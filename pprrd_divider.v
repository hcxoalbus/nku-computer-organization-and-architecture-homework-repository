==> flow/design.v <==
`timescale 1ns / 1ps
module csa_3_2 #(parameter WIDTH = 32) (
    input  wire [WIDTH-1:0] a,
    input  wire [WIDTH-1:0] b,
    input  wire [WIDTH-1:0] c,
    output wire [WIDTH-1:0] sum,
    output wire [WIDTH-1:0] carry
);
    assign sum = a ^ b ^ c;
    assign carry = ((a & b) | (a & c) | (b & c)) << 1;  
endmodule
module lzc32 (
    input wire signed [31:0] data_in,
    output reg [4:0] leading_bits  
);
    integer i;
    wire sign_bit = data_in[31];
    reg found_diff;  
    always @(*) begin
        leading_bits = 5'd31;  
        found_diff = 1'b0;     
        for (i = 30; i >= 0; i = i - 1) begin
            if (data_in[i] != sign_bit && !found_diff) begin
                leading_bits = 31 - (i + 1);  
                found_diff = 1'b1;           
            end
        end
    end
endmodule
`timescale 1ns / 1ps
module pprrd_32x32 (
    input clk,
    input rst_n,
    input start,                  
    input signed [31:0] dividend_in,
    input signed [31:0] divisor_in,
    output reg done,              
    output reg signed [31:0] quotient_out,    
    output reg signed [31:0] remainder_out,   
    output reg error_div_by_zero  
);
    localparam N = 32;
    localparam N_EXT = N + 2;  
    localparam RADIX_BITS = 2;  
    localparam ITERATIONS = N / RADIX_BITS;  
    localparam STATE_WIDTH = 3;  
    localparam IDLE         = 3'b000;
    localparam PREP         = 3'b001;
    localparam ITERATE      = 3'b010;
    localparam POST_PROCESS = 3'b011;
    localparam FINISH       = 3'b100;
    reg [STATE_WIDTH-1:0] current_state, next_state;  
    reg signed [N-1:0] dividend_mag;
    reg signed [N-1:0] divisor_mag;
    reg dividend_sign;
    reg divisor_sign;
    reg calc_sign_q;  
    reg calc_sign_r;  
    reg signed [N_EXT-1:0] pr_sum;
    reg signed [N_EXT-1:0] pr_carry;
    reg signed [N-1:0] quotient_wip;  
    reg [3:0] iteration_count;  
    reg signed [N_EXT-1:0] d_1x;
    reg signed [N_EXT-1:0] d_2x;
    reg signed [N_EXT-1:0] neg_d_1x;
    reg signed [N_EXT-1:0] neg_d_2x;
    reg signed [2:0] q_digit_sel;  
    wire signed [N_EXT-1:0] pr_shifted_sum;
    wire signed [N_EXT-1:0] pr_shifted_carry;
    wire signed [N_EXT+RADIX_BITS-1:0] pr_combined_shifted;  
    reg signed [N_EXT+RADIX_BITS-1:0] pr_approx;
    reg pr_is_positive;
    wire signed [N_EXT-1:0] subtrahend;
    wire signed [N_EXT-1:0] next_pr_s_w;
    wire signed [N_EXT-1:0] next_pr_c_w;
    csa_3_2 #(.WIDTH(N_EXT)) csa_iter (
        .a(pr_shifted_sum),
        .b(pr_shifted_carry),
        .c(subtrahend),  
        .sum(next_pr_s_w),
        .carry(next_pr_c_w)
    );
    assign pr_shifted_sum = pr_sum << RADIX_BITS;
    assign pr_shifted_carry = pr_carry << RADIX_BITS;
    assign pr_combined_shifted = pr_shifted_sum + pr_shifted_carry;
    assign subtrahend = (q_digit_sel == 3'b010) ? neg_d_2x :  
                        (q_digit_sel == 3'b001) ? neg_d_1x :  
                        (q_digit_sel == 3'b111) ? d_1x :      
                        (q_digit_sel == 3'b110) ? d_2x :      
                        {N_EXT{1'b0}};  
    always @(*) begin
        pr_approx = pr_combined_shifted;  
        pr_is_positive = !pr_approx[N_EXT+RADIX_BITS-1];  
        q_digit_sel = 3'b000;
        if (pr_is_positive) begin
             if (pr_approx >= {{RADIX_BITS{1'b0}}, d_1x}) begin
                   q_digit_sel = 3'b001;  
             end
        end else begin  
             if (pr_approx <= {{RADIX_BITS{1'b0}}, neg_d_1x}) begin
                  q_digit_sel = 3'b111;  
             end
        end
    end
    always @(posedge clk or negedge rst_n) begin
        if (!rst_n) begin
            current_state <= IDLE;
        end else begin
            current_state <= next_state;
        end
    end
    reg signed [N_EXT-1:0] final_pr_combined_reg;  
    reg signed [N-1:0] final_remainder_mag_reg;  
    reg signed [N-1:0] quotient_corrected_reg;  
    always @(posedge clk or negedge rst_n) begin
        if (!rst_n) begin
            dividend_mag <= {N{1'b0}};
            divisor_mag <= {N{1'b0}};
            dividend_sign <= 1'b0;
            divisor_sign <= 1'b0;
            calc_sign_q <= 1'b0;
            calc_sign_r <= 1'b0;
            pr_sum <= {N_EXT{1'b0}};
            pr_carry <= {N_EXT{1'b0}};
            quotient_wip <= {N{1'b0}};
            iteration_count <= 4'b0;
            d_1x <= {N_EXT{1'b0}};
            d_2x <= {N_EXT{1'b0}};
            neg_d_1x <= {N_EXT{1'b0}};
            neg_d_2x <= {N_EXT{1'b0}};
            done <= 1'b0;
            quotient_out <= {N{1'b0}};
            remainder_out <= {N{1'b0}};
            error_div_by_zero <= 1'b0;
            q_digit_sel <= 3'b000;  
            final_pr_combined_reg <= {N_EXT{1'b0}};
            final_remainder_mag_reg <= {N{1'b0}};
            quotient_corrected_reg <= {N{1'b0}};
            next_state <= IDLE;  
        end else begin
            done <= 1'b0;
            case (current_state)
                IDLE: begin
                    error_div_by_zero <= 1'b0;  
                    quotient_wip <= {N{1'b0}};  
                    iteration_count <= 4'b0;  
                    if (start) begin
                        if (divisor_in == 32'b0) begin
                            error_div_by_zero <= 1'b1;
                            done <= 1'b1;  
                            quotient_out <= {N{1'bX}};  
                            remainder_out <= {N{1'bX}};
                            next_state <= IDLE;  
                        end else begin
                            error_div_by_zero <= 1'b0;
                            next_state <= PREP;
                        end
                    end else begin
                        next_state <= IDLE;
                    end
                end
                PREP: begin
                    dividend_sign <= dividend_in[N-1];
                    divisor_sign <= divisor_in[N-1];
                    dividend_mag <= dividend_sign ? -dividend_in : dividend_in;
                    divisor_mag <= divisor_sign ? -divisor_in : divisor_in;
                    calc_sign_q <= dividend_sign ^ divisor_sign;
                    calc_sign_r <= dividend_sign;  
                    pr_sum <= {{(N_EXT-N){1'b0}}, (dividend_sign ? -dividend_in : dividend_in)};
                    pr_carry <= {N_EXT{1'b0}};  
                    d_1x <= {{(N_EXT-N){1'b0}}, (divisor_sign ? -divisor_in : divisor_in)};
                    d_2x <= {{(N_EXT-N){1'b0}}, (divisor_sign ? -divisor_in : divisor_in)} << 1;
                    neg_d_1x <= -({{(N_EXT-N){1'b0}}, (divisor_sign ? -divisor_in : divisor_in)});
                    neg_d_2x <= -({{(N_EXT-N){1'b0}}, (divisor_sign ? -divisor_in : divisor_in)} << 1);
                    quotient_wip <= {N{1'b0}};  
                    iteration_count <= 4'b0;  
                    q_digit_sel <= 3'b000;  
                    next_state <= ITERATE;
                end
                ITERATE: begin
                    if (iteration_count < ITERATIONS) begin
                        pr_sum <= next_pr_s_w;
                        pr_carry <= next_pr_c_w;
                        case (q_digit_sel)  
                            3'b010: quotient_wip <= (quotient_wip << RADIX_BITS) + 2'd2;  
                            3'b001: quotient_wip <= (quotient_wip << RADIX_BITS) + 2'd1;  
                            3'b000: quotient_wip <= (quotient_wip << RADIX_BITS) + 2'd0;  
                            3'b111: quotient_wip <= (quotient_wip << RADIX_BITS) - 2'd1;  
                            3'b110: quotient_wip <= (quotient_wip << RADIX_BITS) - 2'd2;  
                            default: quotient_wip <= (quotient_wip << RADIX_BITS);  
                        endcase
                        iteration_count <= iteration_count + 1;
                        next_state <= ITERATE;
                    end else begin
                         pr_sum <= next_pr_s_w;
                         pr_carry <= next_pr_c_w;
                         next_state <= POST_PROCESS;
                    end
                end
                POST_PROCESS: begin
                    final_pr_combined_reg = pr_sum + pr_carry;
                    if (final_pr_combined_reg[N_EXT-1]) begin  
                        final_remainder_mag_reg = (final_pr_combined_reg + d_1x) >>> RADIX_BITS;  
                        quotient_corrected_reg = quotient_wip - 1;
                    end else begin
                        final_remainder_mag_reg = final_pr_combined_reg >>> RADIX_BITS;  
                        quotient_corrected_reg = quotient_wip;
                    end
                    final_remainder_mag_reg = final_remainder_mag_reg[N-1:0];
                    next_state <= FINISH;
                end
                 FINISH: begin
                     quotient_out <= calc_sign_q ? -quotient_corrected_reg : quotient_corrected_reg;
                     remainder_out <= calc_sign_r ? -final_remainder_mag_reg : final_remainder_mag_reg;
                     done <= 1'b1;
                     next_state <= IDLE;  
                 end
                default: next_state <= IDLE;
            endcase
        end
    end
endmodule
Tool chain data of pprrd_32x32 --
Tool output for the design above, in the order of the flow. Line numbers count from 1 in the design file above. Operators carry their Yosys type and port widths (W data, S select, Z words). Library cell names are shortened. A cell with n/a has no value.
Inputs: top pprrd_32x32, clock port clk, standard-cell library sky130hd, corner tt_025C_1v80

Word-level counts --
Yosys after proc, flatten, opt, wreduce and memory -nomap, before mapping. Memory bits, and registers merged into a memory's read port (data or address), are not among the register bits. Print and check cells are not counted. Equal cells are merged and count once.
Bit counts: register bits 276, input port bits 67, output and inout port bits 66, word-level cells 65
Cells by class: add/subtract/negate cells 8, $lt $le $gt $ge 1, equal/unequal tests 7, mux-type cells 21, bitwise operators 3, reduce/logical cells 8
Operators with widths (number):
- $mux W32 | 9
- $pmux W34 S2 | 2
- $neg A32 Y32 | 4
- $pmux W32 S2 | 1
- $add A34 B33 Y34 | 1
- $add A34 B34 Y34 | 1
- $xor A34 B34 Y34 | 1
- $and A33 B33 Y33 | 1
- $sub A32 B2 Y32 const B | 1
- $logic_not A32 Y1 | 1
- $pmux W3 S4 | 1
- $pmux W4 S2 | 1
- $ne A2 B2 Y1 const B | 3
- $reduce_bool A2 Y1 | 3
- $eq A3 B2 Y1 const B | 2
- $lt A4 B5 Y1 const B | 1
- $mux W1 | 5
- $add A4 B1 Y4 const B | 1
- $mux W4 | 1
- $eq A3 B1 Y1 const B | 1
- $eq A3 B3 Y1 const B | 1
- $logic_not A3 Y1 | 1
- $reduce_and A3 Y1 | 1
- $reduce_and A2 Y1 | 1
- $reduce_or A2 Y1 | 1
- $pmux W1 S2 | 1
- $xor A1 B1 Y1 | 1

Depth --
Longest topological path by Yosys (ltp), each cell counted once; first at word level (registers and memories cut), then after technology mapping (sequential cells cut; the memories' decode and read muxes count).
Logic depth: depth in word-level cells 4, ABC_AREA 0, gate-level depth with buffers 10, depth with buffers taken out 9

Netlist --
Source: synth_stat.txt of the flow (Yosys; design flattened, memories mapped). It holds for the ABC_AREA given above (unset counts as 0); a run with the other value may have another netlist. Totals and module areas in this step are rounded.
Cell types:
- dfrtp_1 | number 145, area in all 3628.48 um^2
- xor2_1 | number 92, area in all 805.773 um^2
- o21ai_0 | number 131, area in all 655.629 um^2
- a21oi_1 | number 108, area in all 540.518 um^2
- nand2_1 | number 115, area in all 431.664 um^2
- ha_1 | number 34, area in all 425.408 um^2
- buf_4 | number 34, area in all 255.245 um^2
- nor2_1 | number 66, area in all 247.738 um^2
- a22oi_1 | number 31, area in all 232.723 um^2
- xnor2_1 | number 26, area in all 227.718 um^2
- o31ai_1 | number 28, area in all 210.202 um^2
- clkbuf_1 | number 48, area in all 180.173 um^2
- or3_1 | number 18, area in all 112.608 um^2
- and3_1 | number 17, area in all 106.352 um^2
- mux2i_1 | number 9, area in all 90.086 um^2
- or4_1 | number 12, area in all 90.086 um^2
- a21o_1 | number 11, area in all 82.579 um^2
- o41ai_2 | number 5, area in all 81.328 um^2
Other cell types: 40; their cells: 141.
Mapped netlist: cell count 1071, cell area after synthesis 9300 um^2, area of sequential cells 3600 um^2, flip-flops 145, buffers 91
By module: a second synthesis without flattening, with its own total; a netlist apart from the flattened one above.
Second synthesis, totals: cells (unflattened synthesis) 1540, area (unflattened synthesis) 13000 um^2
Rows give one instance, submodules left out.
Modules:
- pprrd_32x32 | times used 1, cells 1504, area 13000 um^2, seq. area 4500 um^2
- csa_3_2 (WIDTH=34) | times used 1, cells 36, area 700 um^2, seq. area 0.0 um^2

Worst setup path after synthesis --
OpenSTA on the mapped netlist: ideal clock, no wires. The path of least setup slack (recovery checks aside). Input and output delay are each 20% of the period. Register names are those of the netlist, which keeps one name where synthesis merged equal registers.
Timing path after synthesis: path type input-to-reg, from input divisor_in[5], to register quotient_out[0], period 3.16 ns, external input delay 0.632 ns, library setup time 0.127 ns, launch time at the first pin 0.632 ns, data arrival time 2.927 ns, data required time 3.033 ns, path slack 0.105 ns, delay of the path 2.422 ns, stages on the path 9, path buffers 2, synthesis period reached 3.055 ns
"delay of the path" = arrival - input delay + setup time. "stages on the path": output pins that drive a net of the path, with the launching flip-flop's if there is one; two outputs of one cell count as two. "synthesis period reached" = period - worst setup slack (recovery checks aside). The figure is calculated, with input and output delays left at 20% of the set period. The rows between start and end are the longest chain of elaborated cells between them; the timing report does not say that the signal goes this way. Where chains are equally long, one stands for them. A line is the first line of the expression or statement that the cell stems from. Yosys adds cells for indexed reads and writes and turns some case tables into memories. A register here has more assigning lines than the two given.
On the way, after synthesis: cell sequence nor4_2 > nand2b_1 > or3b_4 > or3_4 > or3_1 > buf_2 > o21ai_2 > buf_4 > mux2_1, length of the longest elaborated chain 3, elaborated cells between the ends (all ways) 3, RTL lines with such cells 1, classes of those cells eq/ne: 1; reduce/logical: 2
RTL lines, path after synthesis:
- from (decl) | RTL line 36 | input signed [31:0] divisor_in,
- $logic_not A32 Y1 | RTL line 148 | if (divisor_in == 32'b0) begin
- $ne A2 B2 Y1
- $reduce_and A3 Y1
- to (assign) | RTL line 151 | quotient_out <= {N{1'bX}};
- to (assign) | RTL line 213 | quotient_out <= calc_sign_q ? -quotient_corrected_reg : quotient_corrected_reg;
- to (decl) | RTL line 38 | output reg signed [31:0] quotient_out,

Worst path after layout --
From the final timing report of run A: the path of least setup slack in the routed layout; clock arrival at registers is part of the times.
Timing path after layout: path type input-to-reg, from input divisor_in[3], to register remainder_out[27], period 4.13 ns, external input delay 0.83 ns, library setup time 0.07 ns, launch time at the first pin 0.83 ns, data arrival time 3.96 ns, data required time 4.48 ns, path slack 0.52 ns, stages on the path 11, path buffers 3
The rows between start and end are the longest chain of elaborated cells between them; the timing report does not say that the signal goes this way. Where chains are equally long, one stands for them. A register here has more assigning lines than the two given.
On the way, after layout: cell sequence clkdlybuf4s50_1 > nor4_2 > nand2b_1 > or3b_4 > or3_4 > or3_1 > o21ai_4 > buf_12 > buf_4 > nor2_1 > a21oi_1, length of the longest elaborated chain 3, elaborated cells between the ends (all ways) 3, RTL lines with such cells 1, classes of those cells eq/ne: 1; reduce/logical: 2
RTL lines, path after layout:
- from (decl) | RTL line 36 | input signed [31:0] divisor_in,
- $logic_not A32 Y1 | RTL line 148 | if (divisor_in == 32'b0) begin
- $ne A2 B2 Y1
- $reduce_and A3 Y1
- to (assign) | RTL line 152 | remainder_out <= {N{1'bX}};
- to (assign) | RTL line 214 | remainder_out <= calc_sign_r ? -final_remainder_mag_reg : final_remainder_mag_reg;
- to (decl) | RTL line 39 | output reg signed [31:0] remainder_out,

Lab notebook: pprrd_32x32

Below are 2 stored runs of the flow (Yosys, OpenROAD; platform sky130hd) on pprrd_32x32, each with its settings and what was measured, unordered. Constraints: input delay and output delay 20% of the set period each, output load 0.01 pF.
"period reached": clock period set for the run, less the worst setup slack. It is reckoned from that one timing run; input and output delays stay at 20% of the period that was set.
"worst setup path time" is the time allowed to the run's worst setup path (the clock period less input and output delay, where it has them) less its slack. Clock arrival times count: a late capture clock shortens it, a late launch clock lengthens it.
"power consumption" rests on the timing tool's default activity at the inputs, not on a simulated workload.
Results are given in rounded form.

[run A] flow files
==> flow/run.sh <==
#!/bin/bash
# the make line also repeats the synthesis and layout settings of config.mk as NAME=value (left out here)
make -C /OpenROAD-flow-scripts/flow DESIGN_CONFIG=/design/flow/config.mk WORK_HOME=/design/flow/orfs CLKGATE_MAP_FILE= finish
==> flow/config.mk <==
export PLATFORM = sky130hd
export DESIGN_NAME = pprrd_32x32
export DESIGN_NICKNAME = pprrd_32x32
export VERILOG_FILES = /design/flow/design.v
export SDC_FILE = /design/flow/constraint.sdc
export NUM_CORES = 4
export LEC_CHECK = 0
export CAP_MARGIN = 20
export CORE_MARGIN = 2
export CORE_UTILIZATION = 42
export CTS_CLUSTER_SIZE = 95
export MIN_ROUTING_LAYER = met2
export PLACE_DENSITY_LB_ADDON = 0.17
export SLEW_MARGIN = 20
export TNS_END_PERCENT = 70
==> flow/constraint.sdc <==
create_clock -name core_clock -period 4.13 [get_ports {clk}]
set_input_delay 0.8260 -clock core_clock [delete_from_list [all_inputs] [get_ports {clk}]]
set_output_delay 0.8260 -clock core_clock [all_outputs]
set_load 0.01 [all_outputs]

[run A] result: area of the die 23,000 um^2; worst hold slack in the final report 0.35 ns; standard-cell area after layout 11,000 um^2; sum of negative setup slack 0.000 ns; final utilization 52%; period reached 3.609 ns; cell area after synthesis 9,300 um^2; smallest setup slack 0.52 ns; power consumption 9.4 mW; worst setup path time 2.78 ns; worst setup path kind input-to-reg

[run B] flow files
==> flow/run.sh <==
#!/bin/bash
# the make line also repeats the synthesis and layout settings of config.mk as NAME=value (left out here)
make -C /OpenROAD-flow-scripts/flow DESIGN_CONFIG=/design/flow/config.mk WORK_HOME=/design/flow/orfs CLKGATE_MAP_FILE= finish
==> flow/config.mk <==
export PLATFORM = sky130hd
export DESIGN_NAME = pprrd_32x32
export DESIGN_NICKNAME = pprrd_32x32
export VERILOG_FILES = /design/flow/design.v
export SDC_FILE = /design/flow/constraint.sdc
export NUM_CORES = 4
export LEC_CHECK = 0
export CAP_MARGIN = 20
export CORE_MARGIN = 2
export CORE_UTILIZATION = 40
export SLEW_MARGIN = 20
==> flow/constraint.sdc <==
create_clock -name core_clock -period 6.24 [get_ports {clk}]
set_input_delay 1.2480 -clock core_clock [delete_from_list [all_inputs] [get_ports {clk}]]
set_output_delay 1.2480 -clock core_clock [all_outputs]
set_load 0.01 [all_outputs]

[run B] result: area of the die 25,000 um^2; worst hold slack in the final report 0.35 ns; standard-cell area after layout 11,000 um^2; sum of negative setup slack 0.000 ns; final utilization 50%; period reached 4.302 ns; cell area after synthesis 9,300 um^2; smallest setup slack 1.9 ns; power consumption 6.2 mW; worst setup path time 3.05 ns; worst setup path kind input-to-reg
